==> flow/design.v <==
`timescale 1ns / 1ps
module max_pooling(
    input wire clk,
    input wire rst_n,
    input wire [31:0] data_in0,
    input wire [31:0] data_in1,
    input wire [31:0] data_in2,
    input wire [31:0] data_in3,
    output reg [31:0] data_out
);
    wire [31:0] max_0_1;
    wire [31:0] max_2_3;
    wire gt_0_1;
    wire gt_2_3;
    float_compare comp0 (
        .a(data_in0),
        .b(data_in1),
        .a_gt_b(gt_0_1)
    );
    float_compare comp1 (
        .a(data_in2),
        .b(data_in3),
        .a_gt_b(gt_2_3)
    );
    assign max_0_1 = gt_0_1 ? data_in0 : data_in1;
    assign max_2_3 = gt_2_3 ? data_in2 : data_in3;
    always @(posedge clk or negedge rst_n) begin
        if (!rst_n)
            data_out <= 32'b0;
        else
            data_out <= (max_0_1 > max_2_3) ? max_0_1 : max_2_3;
    end
endmodule
module float_compare(
    input wire [31:0] a,
    input wire [31:0] b,
    output wire a_gt_b
);
    wire [31:0] pos_a = a[31] ? 32'b0 : a;
    wire [31:0] pos_b = b[31] ? 32'b0 : b;
    wire [7:0] exp_a = pos_a[30:23];
    wire [7:0] exp_b = pos_b[30:23];
    wire [22:0] mant_a = pos_a[22:0];
    wire [22:0] mant_b = pos_b[22:0];
    assign a_gt_b = (exp_a == exp_b) ? (mant_a > mant_b) : (exp_a > exp_b);
endmodule
### From RTL to reports: max_pooling

Tool output for the design above, in the order of the flow.
Line numbers count from 1 in the design file above.
Operators carry their Yosys type and port widths (W data, S select, Z words).
Cell names lack the library's common part.
The mark -- stands for no value.

| set-up | value |
|---|---|
| design top | max_pooling |
| clock port | clk |
| library | sky130hd |
| corner | tt_025C_1v80 |

### Word level

Source: Yosys, flattened and elaborated, memories not mapped. Widths are those after wreduce; folded enables and synchronous resets count as part of the registers. Registers that Yosys merges into a memory's read port (data or address) are not register bits. Print and check cells do not count. Equal cells are merged and count once.

| storage and ports | value |
|---|---|
| flip-flop bits (word level) | 32 |
| output and inout port bits | 32 |
| cells after elaboration | 17 |
| input bits | 130 |

| operators by class | value |
|---|---|
| $lt $le $gt $ge | 5 |
| mux-type cells | 9 |
| eq/ne operators | 2 |

Operators by type and width:

| operator | count |
|---|---|
| $mux W31 | 4 |
| $mux W32 | 3 |
| $gt A23 B23 Y1 | 2 |
| $gt A32 B32 Y1 | 1 |
| $gt A8 B8 Y1 | 2 |
| $eq A8 B8 Y1 | 2 |
| $mux W1 | 2 |

### Longest topological paths

Yosys ltp: most cells in a row. Word level: on the elaborated netlist, between registers, memories and ports. Mapped: between sequential cells and ports; inverters and the memories' decode and read muxes count.

| logic depth | value |
|---|---|
| word-level depth | 6 |
| ABC_AREA | 0 |
| mapped depth | 22 |
| gate-level depth less buffers | 17 |

### After synthesis

The flow's flattened synthesis, as Yosys stat reports it; memories are mapped. The netlist is that of the ABC_AREA named above (0 if unset); the other value can give another one.
Totals and module areas in this step are rounded.

| synthesis totals | value |
|---|---|
| chip area (Yosys) | 4810 sq um |
| buffers | 23 |
| standard cells after synthesis | 546 |
| flip-flop cells | 32 |
| sequential area | 801 sq um |

Cells by type:

| type | count | area in all (sq um) |
|---|---|---|
| ha_1 | 94 | 1.18E+03 |
| mux2i_1 | 96 | 960.922 |
| dfrtp_1 | 32 | 800.768 |
| nor2b_1 | 65 | 406.64 |
| nand2b_1 | 63 | 394.128 |
| a21oi_1 | 37 | 185.178 |
| nand4_1 | 23 | 143.888 |
| inv_1 | 33 | 123.869 |
| a21o_1 | 9 | 67.565 |
| o21ai_0 | 13 | 65.062 |
| buf_12 | 3 | 60.058 |
| nand2_1 | 15 | 56.304 |
| clkbuf_1 | 13 | 48.797 |
| a211oi_1 | 5 | 37.536 |
| o211ai_1 | 5 | 37.536 |
| buf_2 | 6 | 30.029 |
| nor2_1 | 8 | 30.029 |
| nand3_1 | 5 | 25.024 |

Other cell types: 16; their cells: 21.
The figures by module come from a second, unflattened synthesis with its own total; it is not the netlist above.

| unflattened totals | value |
|---|---|
| cells (unflattened synthesis) | 546 |
| area (unflattened synthesis) | 4930 sq um |

Each row is one instance without its submodules.

By module:

| module | instances | area (sq um) | cells | sequential area (sq um) |
|---|---|---|---|---|
| max_pooling | 1 | 2750 | 252 | 801 |
| float_compare | 2 | 1090 | 147 | 0.0 |

### Path before layout

Source: OpenSTA report_checks on the synthesized netlist (no wires, ideal clock, input and output delay 20% of the period each), path of least setup slack; recovery checks are left aside. Register names are those of the netlist, which keeps one name where synthesis merged equal registers.

| path after synthesis | value |
|---|---|
| kind | in2reg |
| start | input data_in0[31] |
| end | register data_out[10] |
| delay of the path | 4060 ps |
| data required time | 6651 ps |
| setup slack | 1324 ps |
| arrival | 5327 ps |
| driving pins on the path | 20 |
| launch time at the first pin | 1346 ps |
| input delay | 1346 ps |
| path buffers | 4 |
| library setup time | 79 ps |
| clock period | 6730 ps |
| synthesis period reached | 5406 ps |

"delay of the path" = arrival - input delay + setup time.
"driving pins on the path" counts driving pins, that of a launching flip-flop among them; a cell with two outputs on the path counts twice.
"synthesis period reached" = period - worst setup slack (recovery checks aside). The figure is calculated, with input and output delays left at 20% of the set period.
The rows between start and end are the longest chain of elaborated cells between them; the timing report does not say that the signal goes this way. Where chains are equally long, one stands for them.
A line is the first line of the expression or statement that the cell stems from. Yosys adds cells for indexed reads and writes and turns some case tables into memories.

| on the way, after synthesis | value |
|---|---|
| cells stage by stage | clkbuf_1 > nor2b_1 > ha_1 > nand4_1 > nor4_1 > a21oi_1 > o21ai_1 > buf_2 > mux2i_1 > inv_1 > ha_1 > a21o_1 > a21o_1 > a21oi_1 > o21ai_0 > a221oi_1 > a21o_1 > clkbuf_1 > buf_2 > mux2i_1 |
| cells in the longest elaborated chain | 6 |
| elaborated cells on any way between the ends | 8 |
| RTL lines with such cells | 4 |
| those cells by class | 3 x compare; 1 x eq/ne; 4 x mux |

RTL lines, path after synthesis:

| element | line | RTL |
|---|---|---|
| from (decl) | 5 | `input wire [31:0] data_in0,` |
| $mux W31 | 39 | `wire [31:0] pos_a = a[31] ? 32'b0 : a;` |
| $gt A8 B8 Y1 | 45 | `assign a_gt_b = (exp_a == exp_b) ? (mant_a > mant_b) : (exp_a > exp_b);` |
| $mux W1 | 45 |  |
| $mux W32 | 25 | `assign max_0_1 = gt_0_1 ? data_in0 : data_in1;` |
| $gt A32 B32 Y1 | 31 | `data_out <= (max_0_1 > max_2_3) ? max_0_1 : max_2_3;` |
| $mux W32 | 31 |  |
| to (assign) | 29 | `data_out <= 32'b0;` |
| to (assign) | 31 |  |
| to (decl) | 9 | `output reg [31:0] data_out` |

### Path in the finished layout

From the final timing report of flow run A: the path of least setup slack in the routed layout; clock arrival at registers is part of the times.
The report prints the path's times to 10 ps; the period is as set.

| path post-layout | value |
|---|---|
| kind | in2reg |
| start | input data_in3[31] |
| end | register data_out[29] |
| path buffers | 5 |
| clock period | 5860 ps |
| data required time | 6050 ps |
| launch time at the first pin | 1170 ps |
| setup slack | 220 ps |
| library setup time | 80 ps |
| driving pins on the path | 20 |
| arrival | 5830 ps |
| input delay | 1170 ps |

The rows between start and end are the longest chain of elaborated cells between them; the timing report does not say that the signal goes this way. Where chains are equally long, one stands for them.

| on the way, post-layout | value |
|---|---|
| cells stage by stage | clkdlybuf4s50_1 > buf_12 > nand2b_1 > ha_1 > nand4_1 > or2_1 > a211o_1 > a2111oi_2 > a21o_2 > buf_4 > clkbuf_16 > mux2i_1 > ha_1 > a21o_1 > a21oi_1 > o21ai_0 > a221oi_1 > a21o_2 > buf_12 > mux2i_1 |
| cells in the longest elaborated chain | 6 |
| elaborated cells on any way between the ends | 8 |
| RTL lines with such cells | 4 |
| those cells by class | 3 x compare; 1 x eq/ne; 4 x mux |

RTL lines, path post-layout:

| element | line | RTL |
|---|---|---|
| from (decl) | 8 | `input wire [31:0] data_in3,` |
| $mux W31 | 40 | `wire [31:0] pos_b = b[31] ? 32'b0 : b;` |
| $gt A8 B8 Y1 | 45 | `assign a_gt_b = (exp_a == exp_b) ? (mant_a > mant_b) : (exp_a > exp_b);` |
| $mux W1 | 45 |  |
| $mux W32 | 26 | `assign max_2_3 = gt_2_3 ? data_in2 : data_in3;` |
| $gt A32 B32 Y1 | 31 | `data_out <= (max_0_1 > max_2_3) ? max_0_1 : max_2_3;` |
| $mux W32 | 31 |  |
| to (assign) | 29 | `data_out <= 32'b0;` |
| to (assign) | 31 |  |
| to (decl) | 9 | `output reg [31:0] data_out` |

--- measured runs ---
Measured data: module max_pooling, platform sky130hd, 2 stored runs of the flow under differing settings, order arbitrary. Input and output delays are each 20% of the period that was set; the output load is 0.01 pF.
"clock period reached" means the clock period less the worst setup slack. The figure is calculated, with input and output delays left at 20% of the set period.
"time of the worst setup path": the worst setup path's part of the clock period (all of it between registers, 20% less for each end at a port) less its slack. A launch clock that arrives late makes it longer, a capture clock that arrives late makes it shorter.
"time of the worst setup path" is known to 10 ps.
The measured numbers are rounded.
A setting shown as . is not set for that run.

| stored run | period_ns | CORE_UTILIZATION | PLACE_DENSITY_LB_ADDON | CORE_ASPECT_RATIO | CORE_MARGIN | CELL_PAD_IN_SITES_GLOBAL_PLACEMENT | CELL_PAD_IN_SITES_DETAIL_PLACEMENT | CTS_CLUSTER_DIAMETER | CAP_MARGIN | MIN_ROUTING_LAYER | SLEW_MARGIN | chip area after synthesis (Yosys) (sq um) | die size (sq um) | utilization (%) | lowest setup slack (ps) | total negative slack on setup checks (ps) | clock period reached (ps) | time of the worst setup path (ps) | critical path kind |
|---|---|---|---|---|---|---|---|---|---|---|---|---|---|---|---|---|---|---|---|
| flow run A | 5.86 | 36 | 0.01 | 1.49 | 9 | 0 | 0 | 103 | 5 | met1 | 20 | 4810 | 17900 | 54.5 | 222 | 0 | 5638 | 4470 | in2reg |
| flow run B | 8.72 | 40 | . | . | 2 | . | . | . | 20 | . | 20 | 4810 | 12900 | 56.3 | 1430 | 0 | 7288 | 5540 | in2reg |
--- end ---
